==> flow/design.v <==
module Register_file(
    input         clk,
    input         WE3,           
    input  [3:0]  A1,            
    input  [3:0]  A2,            
    input  [3:0]  A3,            
    input  [31:0] R15,           
    input  [31:0] WD3,           
    output [31:0] RD1,           
    output [31:0] RD2            
);
    reg [31:0] rf[0:15];
    integer i;
    assign RD1 = (A1 == 4'd15) ? R15 : rf[A1];
    assign RD2 = (A2 == 4'd15) ? R15 : rf[A2];
    always @(posedge clk) begin
        if (WE3 && (A3 != 4'd15)) begin
            rf[A3] <= WD3;
        end
    end
    initial begin
        for (i = 0; i < 16; i = i + 1)
            rf[i] = 32'b0;
    end
endmodule
-- Reports on Register_file
Tool output for the design above, in the order of the flow.
Lines are those of the file above, counted from 1.
Library cell names are shortened.
The mark - stands for no value.
- top: Register_file
- clock: clk
- library: sky130hd
- timing corner: tt_025C_1v80

-- After elaboration
Source: Yosys, flattened and elaborated, memories not mapped. Widths are those after wreduce; folded enables and synchronous resets count as part of the registers. Registers that Yosys merges into a memory's read port (data or address) are not register bits. Print and check cells do not count. Equal cells are merged and count once.
Memory sizes are those after Yosys's memory passes, which may raise the word count (mostly to a power of two), join words into wider ones and drop unused or constant bits.
- muxes and demuxes: 5
- noted equality and inequality tests: 3
- noted reductions and logical operators: 1
- operator list (cell ; count):
    32-bit two-way mux ; 3
    4-bit == test (second input constant) ; 2
    4-bit inequality test (second input constant) ; 1
    4-bit two-way mux ; 1
    1-bit logical AND ; 1
    1-bit two-way mux ; 1
- noted bits in writable memories: 512
- memories: 1
- bits in registers at 0
- noted word-level cells: 10
- noted output and inout port bits: 64
- input bits at 78
- memory list (name ; words ; width ; read ports ; wr ports ; RTL line ; RTL):
    rf ; 16 ; 32 ; 2 ; 1 ; 12 ; reg [31:0] rf[0:15];

-- Logic depth
Depth = most cells in a row (Yosys ltp): at word level without a register or memory, in the mapped netlist without a sequential cell, where the memories' decode and read muxes count.
- word-level depth: 3
- noted ABC_AREA: 0
- mapped depth: 8

-- Netlist
The flow's flattened synthesis, as Yosys stat reports it; memories are mapped. The netlist is that of the ABC_AREA named above (0 if unset); the other value can give another one.
- cell count: 1447
- noted mapped area: 24060.6 µm²
- mapped flip-flops at 511
- noted sequential part of the area: 15344.7 µm²
- cell types (type ; count ; area in all (µm²)):
    edfxtp_1 ; 511 ; 1.53E+04
    mux4_2 ; 89 ; 2E+03
    mux2i_1 ; 186 ; 1.86E+03
    mux4_1 ; 45 ; 1.18E+03
    o22ai_1 ; 93 ; 581.808
    nor2_1 ; 136 ; 510.49
    mux2_2 ; 31 ; 349.085
    a21oi_1 ; 62 ; 310.298
    o32a_1 ; 31 ; 310.298
    or3b_2 ; 33 ; 289.027
    a22oi_1 ; 31 ; 232.723
    clkbuf_1 ; 54 ; 202.694
    nor3_1 ; 35 ; 175.168
    o21ai_0 ; 31 ; 155.149
    buf_4 ; 17 ; 127.622
    buf_2 ; 23 ; 115.11
    buf_6 ; 7 ; 78.826
    buf_12 ; 3 ; 60.058
Other cell types: 11; their cells: 29.

-- Path before layout
Source: OpenSTA report_checks on the synthesized netlist (no wires, ideal clock, input and output delay 20% of the period each), path of least setup slack; recovery checks are left aside. Register names are those of the netlist, which keeps one name where synthesis merged equal registers.
- path type: input port to flip-flop
- start: input A3[2]
- end: memory rf[0][0]
- noted external input delay: 1.154 ns
- driving pins on the path: 2
- arrival time: 3.872 ns
- noted time at the first pin: 1.154 ns
- clock period: 5.77 ns
- library setup time: 0.461 ns
- data required time: 5.309 ns
- slack at 1.436 ns
- path delay: 3.179 ns
- noted synthesis period reached: 4.334 ns
"path delay" is the arrival time less input delay plus setup time.
"driving pins on the path": output pins that drive a net of the path, with the launching flip-flop's if there is one; two outputs of one cell count as two.
"synthesis period reached" = period - worst setup slack (recovery checks aside). The figure is calculated, with input and output delays left at 20% of the set period.
The rows between start and end are the longest chain of elaborated cells between them; the timing report does not say that the signal goes this way. Where chains are equally long, one stands for them.
Each line given opens the expression or statement behind the cell; cells for indexed reads and writes are added by Yosys, which also makes memories of some case tables.
The path ends at the enable pin of a flip-flop; only ways to that pin are counted.
- cells stage by stage: or3b_2 > nor3_1
- length of the longest elaborated chain at 3
- noted elaborated cells on any way between the ends: 4
- source lines of those cells: 1
- classes of those cells: 1 x eq/ne; 2 x mux; 1 x reduce/logical
- RTL lines, path after synthesis (item ; RTL line ; RTL):
    from (decl) ; 6 ; input  [3:0]  A3,
    4-bit inequality test ; 17 ; if (WE3 && (A3 != 4'd15)) begin
    1-bit logical AND ; 17 ;
    4-bit two-way mux ; 17 ;
    to (decl) ; 12 ; reg [31:0] rf[0:15];

-- Timing after layout
From the final timing report of flow run 2: the path of least setup slack in the routed layout; clock arrival at registers is part of the times.
- path type: input port to output port
- start: input A2[0]
- end: output RD2[23]
- data required time: 3.13 ns
- arrival time: 3.00 ns
- noted external input delay: 0.78 ns
- output delay: 0.78 ns
- clock period: 3.91 ns
- noted time at the first pin: 0.78 ns
- slack at 0.13 ns
- driving pins on the path: 7
The rows between start and end are the longest chain of elaborated cells between them; the timing report does not say that the signal goes this way. Where chains are equally long, one stands for them.
A memory read counts as a cell of the chain, while the word-level depth stops at memories.
- cells stage by stage: clkbuf_8 > buf_12 > mux4_1 > mux2i_1 > nor2_1 > o32a_1 > clkdlybuf4s50_1
- length of the longest elaborated chain at 2
- noted elaborated cells on any way between the ends: 3
- source lines of those cells: 2
- classes of those cells: 1 x eq/ne; 1 x mux; 1 x memory
- RTL lines, path post-layout (item ; RTL line ; RTL):
    from (decl) ; 5 ; input  [3:0]  A2,
    memory 16 x 32 bit ; 12 ; reg [31:0] rf[0:15];
    32-bit two-way mux ; 15 ; assign RD2 = (A2 == 4'd15) ? R15 : rf[A2];
    to (decl) ; 10 ; output [31:0] RD2

Subject: Register_file on sky130hd, stored results

Hello all,

Record of 2 stored runs of the RTL-to-layout flow on Register_file, platform sky130hd. The runs are unordered. Constraints: input delay and output delay 20% of the set period each, output load 0.01 pF.
"clock period reached" is the run's clock period less its worst setup slack. It is reckoned from that one timing run; input and output delays stay at 20% of the period that was set.
By "time used up by the worst setup path" is meant the share of the clock period that the worst setup path is allowed (20% is reserved at inputs, 20% at outputs), minus its slack. Clock arrival times at its registers enter into it.

Flow run 1
Settings were period_ns = 4.09; CORE_UTILIZATION = 65; SETUP_SLACK_MARGIN = 0.82; PLACE_DENSITY_LB_ADDON = 0.12; CELL_PAD_IN_SITES_DETAIL_PLACEMENT = 2; TNS_END_PERCENT = 25; MIN_ROUTING_LAYER = met2; MAX_ROUTING_LAYER = met4; CAP_MARGIN = 20; CORE_MARGIN = 2; SLEW_MARGIN = 20
- incomplete, placement halted on DPL-0033

Flow run 2
Settings were period_ns = 3.91; CORE_UTILIZATION = 64; SETUP_SLACK_MARGIN = -0.04; PLACE_DENSITY_LB_ADDON = 0.28; CORE_MARGIN = 8; GPL_ROUTABILITY_DRIVEN = 0; SLEW_MARGIN = 5; MIN_ROUTING_LAYER = met1; MAX_ROUTING_LAYER = met5; CAP_MARGIN = 20
- noted the mapped cell area after synthesis: 24060.6 µm²
- noted the worst setup slack after layout: 0.129 ns
- noted the time used up by the worst setup path: 2.22 ns
- critical path type: input port to output port
- noted the full die area: 44055.9 µm²
- standard-cell area of the final layout: 28343.4 µm²
- worst hold slack after layout at 1.078 ns
- sum of negative setup slack: 0.000 ns
- clock period reached at 3.781 ns

Thanks
